==> flow/design.v <==
module fader
  #(
    parameter MXFADERCNT = 27,
    parameter MXPWMBITS = 5
    ) (
       input  clock,
       output led
       );
   localparam INCREMENT   = (2**MXPWMBITS)/4;
   reg [MXFADERCNT -1:0] fader_cnt = 0;
   reg [MXPWMBITS-1:0]   pwm_cnt  = 0;
   wire [MXPWMBITS-2:0]  fader_msbs     = fader_cnt[MXFADERCNT-2:MXFADERCNT-MXPWMBITS];
   wire [MXPWMBITS-2:0]  pwm_brightness = fader_cnt[MXFADERCNT-1] ? fader_msbs : ~fader_msbs;
   always @(posedge clock) begin
      fader_cnt <= fader_cnt + 1'b1;
      pwm_cnt <= pwm_cnt[MXPWMBITS-2:0] + pwm_brightness + INCREMENT;
   end
   assign led = pwm_cnt[4];
   endmodule
# Reports on fader
# What the tools print for fader, step after step.
# Line numbers count from 1 in the design file above.
# The mark n/a stands for no value.
# design
top,fader
clock,clock
cell_library,sky130hd
pvt_corner,tt_025C_1v80

# Word-level counts
# Yosys after proc, flatten, opt, wreduce and memory -nomap, before mapping. Enables and synchronous resets that opt folds into registers are not counted as muxes. Memory bits, and registers merged into a memory's read port (data or address), are not among the register bits. Print and check cells are not counted. Equal cells are merged and count once.
# bits
regBits,32
elab_cells,7
# classes
addsub,3
n_mux,1
n_logic,1
# ops
operator,count
27-bit by 1-bit adder with 27-bit output with constant B,1
4-bit by 4-bit adder with 5-bit output,1
5-bit by 4-bit adder with 5-bit output with constant B,1
4-bit NOT,1
4-bit 2-to-1 mux,1

# Logic depth
# Longest topological path by Yosys (ltp), each cell counted once; first at word level (registers and memories cut), then after technology mapping (sequential cells cut; the memories' decode and read muxes count).
# depth
word_depth,4
abc_area,0
ltp_mapped,7

# After synthesis
# Source: synth_stat.txt of the flow (Yosys; design flattened, memories mapped). It holds for the ABC_AREA given above (unset counts as 0); a run with the other value may have another netlist.
# mapped
mapped_cells,123
synth_area_um2,1342.5
seq_area_um2,640.6
flip_flops,32
buf_cells,2
# by_type
type,count
sky130_fd_sc_hd__dfxtp_1,32
sky130_fd_sc_hd__xnor2_1,21
sky130_fd_sc_hd__ha_1,8
sky130_fd_sc_hd__xor2_1,10
sky130_fd_sc_hd__nand4_1,7
sky130_fd_sc_hd__nand3_1,8
sky130_fd_sc_hd__and3_1,6
sky130_fd_sc_hd__inv_1,9
sky130_fd_sc_hd__nand4_4,1
sky130_fd_sc_hd__nor4_4,1
sky130_fd_sc_hd__fa_1,1
sky130_fd_sc_hd__nand2_1,5
sky130_fd_sc_hd__and4_1,2
sky130_fd_sc_hd__nor3_4,1
sky130_fd_sc_hd__nor2_1,4
sky130_fd_sc_hd__nand4_2,1
sky130_fd_sc_hd__a21o_1,1
sky130_fd_sc_hd__and3_2,1
# Not listed: further types 3, cells in them 4.

# Timing after synthesis
# Path of least setup slack by OpenSTA after synthesis, without wires, with an ideal clock, recovery checks aside; 20% of the period is set as input and as output delay. Where synthesis merged equal registers, the netlist keeps one of their names.
# synth_path
kind,flip-flop to flip-flop
startpoint,register fader_cnt[26]
endpoint,register pwm_cnt[4]
tclk_ps,2040
setup_time_ps,72
arrival_ps,1652
slack_ps,316
path_delay_ps,1724
stages,8
path_buffers,1
period_less_setup_slack_ps,1724
# "path_delay_ps" = arrival - input delay + setup time.
# "stages": output pins that drive a net of the path, with the launching flip-flop's if there is one; two outputs of one cell count as two.
# "period_less_setup_slack_ps" = period - worst setup slack (recovery checks aside). The figure is calculated, with input and output delays left at 20% of the set period.
# The rows between start and end are the longest chain of elaborated cells between them; the timing report does not say that the signal goes this way. Where chains are equally long, one stands for them.
# Each line given opens the expression or statement behind the cell; cells for indexed reads and writes are added by Yosys, which also makes memories of some case tables.
# synth_via
cell_sequence,sky130_fd_sc_hd__dfxtp_1 sky130_fd_sc_hd__clkbuf_1 sky130_fd_sc_hd__xnor2_1 sky130_fd_sc_hd__ha_1 sky130_fd_sc_hd__ha_1 sky130_fd_sc_hd__a21o_1 sky130_fd_sc_hd__a21oi_1 sky130_fd_sc_hd__xor2_1
elab_chain_cells,3
cells_between,3
lines_between,2
# synth_lines
element,line_no,source
from (decl),10,reg [MXFADERCNT -1:0] fader_cnt = 0;
from (assign),15,fader_cnt <= fader_cnt + 1'b1;
4-bit 2-to-1 mux,13,wire [MXPWMBITS-2:0]  pwm_brightness = fader_cnt[MXFADERCNT-1] ? fader_msbs : ~fader_msbs;
4-bit by 4-bit adder with 5-bit output,16,pwm_cnt <= pwm_cnt[MXPWMBITS-2:0] + pwm_brightness + INCREMENT;
5-bit by 4-bit adder with 5-bit output,16,
to (assign),16,
to (decl),11,reg [MXPWMBITS-1:0]   pwm_cnt  = 0;

# Worst path after layout
# Path of least setup slack in the final report of job 1 (OpenROAD, finished layout, wires in). Where an end is a register, its clock arrival counts in the times.
# The report prints the path's times to 10 ps; the period is as set.
# layout_path
kind,flip-flop to flip-flop
startpoint,register fader_cnt[26]
endpoint,register pwm_cnt[4]
tclk_ps,2220
setup_time_ps,60
arrival_ps,2140
slack_ps,350
stages,8
path_buffers,1
# The rows between start and end are the longest chain of elaborated cells between them; the timing report does not say that the signal goes this way. Where chains are equally long, one stands for them.
# layout_via
cell_sequence,sky130_fd_sc_hd__dfxtp_1 sky130_fd_sc_hd__clkbuf_1 sky130_fd_sc_hd__xnor2_1 sky130_fd_sc_hd__ha_1 sky130_fd_sc_hd__ha_1 sky130_fd_sc_hd__a21o_1 sky130_fd_sc_hd__a21oi_1 sky130_fd_sc_hd__xor2_1
elab_chain_cells,3
cells_between,3
lines_between,2
# layout_lines
element,line_no,source
from (decl),10,reg [MXFADERCNT -1:0] fader_cnt = 0;
from (assign),15,fader_cnt <= fader_cnt + 1'b1;
4-bit 2-to-1 mux,13,wire [MXPWMBITS-2:0]  pwm_brightness = fader_cnt[MXFADERCNT-1] ? fader_msbs : ~fader_msbs;
4-bit by 4-bit adder with 5-bit output,16,pwm_cnt <= pwm_cnt[MXPWMBITS-2:0] + pwm_brightness + INCREMENT;
5-bit by 4-bit adder with 5-bit output,16,
to (assign),16,
to (decl),11,reg [MXPWMBITS-1:0]   pwm_cnt  = 0;

Below are 2 stored runs of the flow (Yosys, OpenROAD; platform sky130hd) on fader, each with its settings and what was measured, unordered. Constraints: input delay and output delay 20% of the set period each, output load 0.01 pF.
"power.total_mw" is the tool's figure for a default switching activity; nothing was simulated.

Job 1, flow files:
==> flow/run.sh <==
#!/bin/bash
# the make line also repeats the synthesis and layout settings of config.mk as NAME=value (left out here)
make -C /OpenROAD-flow-scripts/flow DESIGN_CONFIG=/design/flow/config.mk WORK_HOME=/design/flow/orfs CLKGATE_MAP_FILE= finish
==> flow/config.mk <==
export PLATFORM = sky130hd
export DESIGN_NAME = fader
export DESIGN_NICKNAME = fader
export VERILOG_FILES = /design/flow/design.v
export SDC_FILE = /design/flow/constraint.sdc
export NUM_CORES = 4
export LEC_CHECK = 0
export CAP_MARGIN = 0
export CORE_MARGIN = 2
export CORE_UTILIZATION = 42
export CTS_CLUSTER_DIAMETER = 64
export GPL_ROUTABILITY_DRIVEN = 1
export GPL_TIMING_DRIVEN = 0
export MAX_ROUTING_LAYER = met4
export MIN_ROUTING_LAYER = met2
export PLACE_DENSITY_LB_ADDON = 0.17
export SLEW_MARGIN = 25
==> flow/constraint.sdc <==
create_clock -name core_clock -period 2.22 [get_ports {clock}]
set_input_delay 0.4440 -clock core_clock [delete_from_list [all_inputs] [get_ports {clock}]]
set_output_delay 0.4440 -clock core_clock [all_outputs]
set_load 0.01 [all_outputs]

==> results of job 1, as CSV <==
result,value
hold_ws_ps,417
synthArea_um2,1342.5
finish.stdcell_area_um2,1468.9
fin_util_frac,0.481
power.total_mw,0.9198
tns_ps,0
die_um2,3664.5
fin_ws_ps,348

Job 2, flow files:
==> flow/run.sh <==
#!/bin/bash
# the make line also repeats the synthesis and layout settings of config.mk as NAME=value (left out here)
make -C /OpenROAD-flow-scripts/flow DESIGN_CONFIG=/design/flow/config.mk WORK_HOME=/design/flow/orfs CLKGATE_MAP_FILE= finish
==> flow/config.mk <==
export PLATFORM = sky130hd
export DESIGN_NAME = fader
export DESIGN_NICKNAME = fader
export VERILOG_FILES = /design/flow/design.v
export SDC_FILE = /design/flow/constraint.sdc
export NUM_CORES = 4
export LEC_CHECK = 0
export CAP_MARGIN = 10
export CORE_MARGIN = 2
export CORE_UTILIZATION = 61
export MIN_ROUTING_LAYER = met1
export PLACE_DENSITY_LB_ADDON = 0.12
export SLEW_MARGIN = 20
export TNS_END_PERCENT = 90
==> flow/constraint.sdc <==
create_clock -name core_clock -period 2.43 [get_ports {clock}]
set_input_delay 0.4860 -clock core_clock [delete_from_list [all_inputs] [get_ports {clock}]]
set_output_delay 0.4860 -clock core_clock [all_outputs]
set_load 0.01 [all_outputs]

==> results of job 2, as CSV <==
result,value
hold_ws_ps,423
synthArea_um2,1342.5
finish.stdcell_area_um2,1440.1
fin_util_frac,0.712
power.total_mw,0.8415
tns_ps,0
die_um2,2592.3
fin_ws_ps,656
