==> flow/design.v <==
`timescale 1ns / 1ps
module cylon1 (clock,rate,q);
   input              clock;
   input [1:0]        rate;
   output  reg [7:0]  q;
   parameter          MXPRE = 21;  
   reg [MXPRE-1:0]    prescaler  = 0;
   wire [MXPRE-1:0]   full_scale = {MXPRE{1'b1}};
   always @(posedge clock) begin
      prescaler <= prescaler + rate + 1;
   end
   wire next_adr = (prescaler==full_scale);
   reg [4:0] adr = 0;
   wire      last_adr = (adr==13);
   always @(posedge clock) begin
      if (next_adr) begin
         if (last_adr) adr <= 0;
         else          adr <= adr + 1'b1;
      end
   end
   reg  [7:0] rom;
   always @(adr) begin
      case (adr)
        5'd0:  rom   = 8'b00000001;
        5'd1:  rom   = 8'b00000010;
        5'd2:  rom   = 8'b00000100;
        5'd3:  rom   = 8'b00001000;
        5'd4:  rom   = 8'b00010000;
        5'd5:  rom   = 8'b00100000;
        5'd6:  rom   = 8'b01000000;
        5'd7:  rom   = 8'b10000000;
        5'd8:  rom   = 8'b01000000;
        5'd9:  rom   = 8'b00100000;
        5'd10: rom   = 8'b00010000;
        5'd11: rom   = 8'b00001000;
        5'd12: rom   = 8'b00000100;
        5'd13: rom   = 8'b00000010;
        default: rom = 8'b10101010;
      endcase
   end
   always @(posedge clock) begin
      q <= rom;
   end
endmodule
# Tool chain data of cylon1
# What the tools print for cylon1, step after step.
# Lines are those of the file above, counted from 1.
# Operators carry their Yosys type and port widths (W data, S select, Z words).
# Library cell names are shortened.
# Not given: --
[inputs] design="cylon1" clk_port="clock" cell_library="sky130hd" corner="tt_025C_1v80"

# Elaborated design
# Source: Yosys, flattened and elaborated, memories not mapped. Widths are those after wreduce; folded enables and synchronous resets count as part of the registers. Registers that Yosys merges into a memory's read port (data or address) are not register bits. Print and check cells do not count. Equal cells are merged and count once.
# Yosys's memory passes give these memory sizes; they may raise the number of words (mostly to a power of two), join words into wider ones and drop unused or constant bits.
[classes] equal=2 n_addsub=3
[ops] op="$add A21 B1 Y21 const B" count=1
[ops] op="$add A21 B2 Y21" count=1
[ops] op="$eq A21 B21 Y1 const B" count=1
[ops] op="$add A5 B1 Y5 const B" count=1
[ops] op="$eq A5 B4 Y1 const B" count=1
[word_totals] mem_count=1 rom_bits=128 clocked_rd_ports_x_width=8 inputBits=3 out_inout_bits=8 regBits=26
[memory_table] memory="(no name shown)" words=16 word_bits=8 read_ports=1 write_ports=0 line_no=23 rtl="case (adr)"

# Longest topological paths
# Depth = most cells in a row (Yosys ltp): at word level without a register or memory, in the mapped netlist without a sequential cell, where the memories' decode and read muxes count.
[depth] ltp_word=2 abc_area=0 ltp_mapped=7

# After synthesis
# Source: synth_stat.txt of the flow (Yosys; design flattened, memories mapped). It holds for the ABC_AREA given above (unset counts as 0); a run with the other value may have another netlist.
# The area totals of this step are shown rounded.
[mapped] buffers=3 synth_area_um2=1490 cell_count=144 flip_flops=34
[types] cell_type="dfxtp_1" count=29
[types] cell_type="edfxtp_1" count=5
[types] cell_type="xnor2_1" count=14
[types] cell_type="ha_1" count=8
[types] cell_type="xor2_1" count=6
[types] cell_type="inv_1" count=12
[types] cell_type="nand3_1" count=9
[types] cell_type="nor2_1" count=11
[types] cell_type="nand2_1" count=9
[types] cell_type="and3_1" count=5
[types] cell_type="nand4_1" count=4
[types] cell_type="nand4_4" count=1
[types] cell_type="nor4_4" count=1
[types] cell_type="fa_1" count=1
[types] cell_type="o21ai_0" count=4
[types] cell_type="nor2b_1" count=3
[types] cell_type="a22oi_1" count=2
[types] cell_type="buf_2" count=3
# Other cell types: 14; their cells: 17.

# Path before layout
# OpenSTA on the mapped netlist: ideal clock, no wires. The path of least setup slack (recovery checks aside). Input and output delay are each 20% of the period. Register names are those of the netlist, which keeps one name where synthesis merged equal registers.
[synth_timing] path_kind="in2reg" from="in rate[0]" to="reg prescaler[16]" launch_ns=0.484 clock_period_ns=2.42 path_slack_ns=0.301 setup_ns=0.118 path_stages=7 arrival_ns=2.000 in_delay_ns=0.484 path_delay_ns=1.634 period_less_setup_slack_ns=2.119
# "path_delay_ns" = arrival - input delay + setup time.
# "path_stages" counts driving pins, that of a launching flip-flop among them; a cell with two outputs on the path counts twice.
# "period_less_setup_slack_ns" is the clock period less the worst setup slack; recovery checks do not enter. This is arithmetic on one report: input and output delays are still those of the set period (20% each).
# The rows between start and end are the longest chain of elaborated cells between them; the timing report does not say that the signal goes this way. Where chains are equally long, one stands for them.
# A line is the first line of the expression or statement that the cell stems from. Yosys adds cells for indexed reads and writes and turns some case tables into memories.
[synth_between] cell_sequence="inv_1 ha_1 fa_1 nand3b_2 nor4_4 nand3_1 xnor2_1" elab_chain_cells=2
[synth_rtl] item="from (decl)" line_no=4 rtl="input [1:0]        rate;"
[synth_rtl] item="$add A21 B2 Y21" line_no=10 rtl="prescaler <= prescaler + rate + 1;"
[synth_rtl] item="$add A21 B1 Y21" line_no=10
[synth_rtl] item="to (assign)" line_no=10
[synth_rtl] item="to (decl)" line_no=7 rtl="reg [MXPRE-1:0]    prescaler  = 0;"

# Path in the finished layout
# From the final timing report of job 1: the path of least setup slack in the routed layout; clock arrival at registers is part of the times.
[layout_timing] path_kind="in2reg" from="in rate[0]" to="reg prescaler[10]" path_slack_ns=0.12 setup_ns=0.06 path_stages=9 launch_ns=0.42 in_delay_ns=0.42 arrival_ns=2.20 clock_period_ns=2.1
# The rows between start and end are the longest chain of elaborated cells between them; the timing report does not say that the signal goes this way. Where chains are equally long, one stands for them.
[layout_between] cell_sequence="clkdlybuf4s50_1 inv_1 ha_2 fa_2 nand3b_4 buf_6 nor2_4 and3_4 xor2_1" elab_chain_cells=2
[layout_rtl] item="from (decl)" line_no=4 rtl="input [1:0]        rate;"
[layout_rtl] item="$add A21 B2 Y21" line_no=10 rtl="prescaler <= prescaler + rate + 1;"
[layout_rtl] item="$add A21 B1 Y21" line_no=10
[layout_rtl] item="to (assign)" line_no=10
[layout_rtl] item="to (decl)" line_no=7 rtl="reg [MXPRE-1:0]    prescaler  = 0;"

==> results <==
Module cylon1, platform sky130hd: 2 stored runs of the flow (Yosys, OpenROAD) with differing settings, in no particular order. Input and output delays are each 20% of the period that was set; the output load is 0.01 pF.
"period_less_ws_ns" = clock period - worst setup slack. The figure is calculated, with input and output delays left at 20% of the set period.
"worstPathTime_ns": the worst setup path's part of the clock period (all of it between registers, 20% less for each end at a port) less its slack. A launch clock that arrives late makes it longer, a capture clock that arrives late makes it shorter.
"total_power_uw" is the tool's figure for a default switching activity; nothing was simulated.
Values from the reports are rounded here.

[flow] job 1: files
==> flow/run.sh <==
#!/bin/bash
# the make line also repeats the synthesis and layout settings of config.mk as NAME=value (left out here)
make -C /OpenROAD-flow-scripts/flow DESIGN_CONFIG=/design/flow/config.mk WORK_HOME=/design/flow/orfs CLKGATE_MAP_FILE= finish
==> flow/config.mk <==
export PLATFORM = sky130hd
export DESIGN_NAME = cylon1
export DESIGN_NICKNAME = cylon1
export VERILOG_FILES = /design/flow/design.v
export SDC_FILE = /design/flow/constraint.sdc
export NUM_CORES = 4
export LEC_CHECK = 0
export CAP_MARGIN = 20
export CORE_MARGIN = 2
export CORE_UTILIZATION = 40
export SLEW_MARGIN = 20
==> flow/constraint.sdc <==
create_clock -name core_clock -period 2.1 [get_ports {clock}]
set_input_delay 0.4200 -clock core_clock [delete_from_list [all_inputs] [get_ports {clock}]]
set_output_delay 0.4200 -clock core_clock [all_outputs]
set_load 0.01 [all_outputs]

[flow] job 1: metrics
[metrics] setup_ws_ns = 0.116
[metrics] post_route_stdcell_area_um2 = 1820
[metrics] synthArea_um2 = 1490
[metrics] period_less_ws_ns = 1.984
[metrics] die_area_um2 = 4240
[metrics] timing.hold.ws_ns = 0.459
[metrics] total_power_uw = 1670
[metrics] tns_setup_ns = 0.000
[metrics] layout_utilization_frac = 0.502
[metrics] worstPathTime_ns = 1.56
[metrics] timing.worst_path_kind = in2reg

[flow] job 2: files
==> flow/run.sh <==
#!/bin/bash
# the make line also repeats the synthesis and layout settings of config.mk as NAME=value (left out here)
make -C /OpenROAD-flow-scripts/flow DESIGN_CONFIG=/design/flow/config.mk WORK_HOME=/design/flow/orfs CLKGATE_MAP_FILE= finish
==> flow/config.mk <==
export PLATFORM = sky130hd
export DESIGN_NAME = cylon1
export DESIGN_NICKNAME = cylon1
export VERILOG_FILES = /design/flow/design.v
export SDC_FILE = /design/flow/constraint.sdc
export NUM_CORES = 4
export LEC_CHECK = 0
export CAP_MARGIN = 40
export CORE_MARGIN = 8
export CORE_UTILIZATION = 52
export MAX_ROUTING_LAYER = met5
export PLACE_DENSITY = 0.55
export SLEW_MARGIN = 20
==> flow/constraint.sdc <==
create_clock -name core_clock -period 2.09 [get_ports {clock}]
set_input_delay 0.4180 -clock core_clock [delete_from_list [all_inputs] [get_ports {clock}]]
set_output_delay 0.4180 -clock core_clock [all_outputs]
set_load 0.01 [all_outputs]

[flow] job 2: metrics
[metrics] setup_ws_ns = 0.109
[metrics] post_route_stdcell_area_um2 = 1730
[metrics] synthArea_um2 = 1490
[metrics] period_less_ws_ns = 1.981
[metrics] die_area_um2 = 4840
[metrics] timing.hold.ws_ns = 0.466
[metrics] total_power_uw = 1530
[metrics] tns_setup_ns = 0.000
[metrics] layout_utilization_frac = 0.634
[metrics] worstPathTime_ns = 1.56
[metrics] timing.worst_path_kind = in2reg
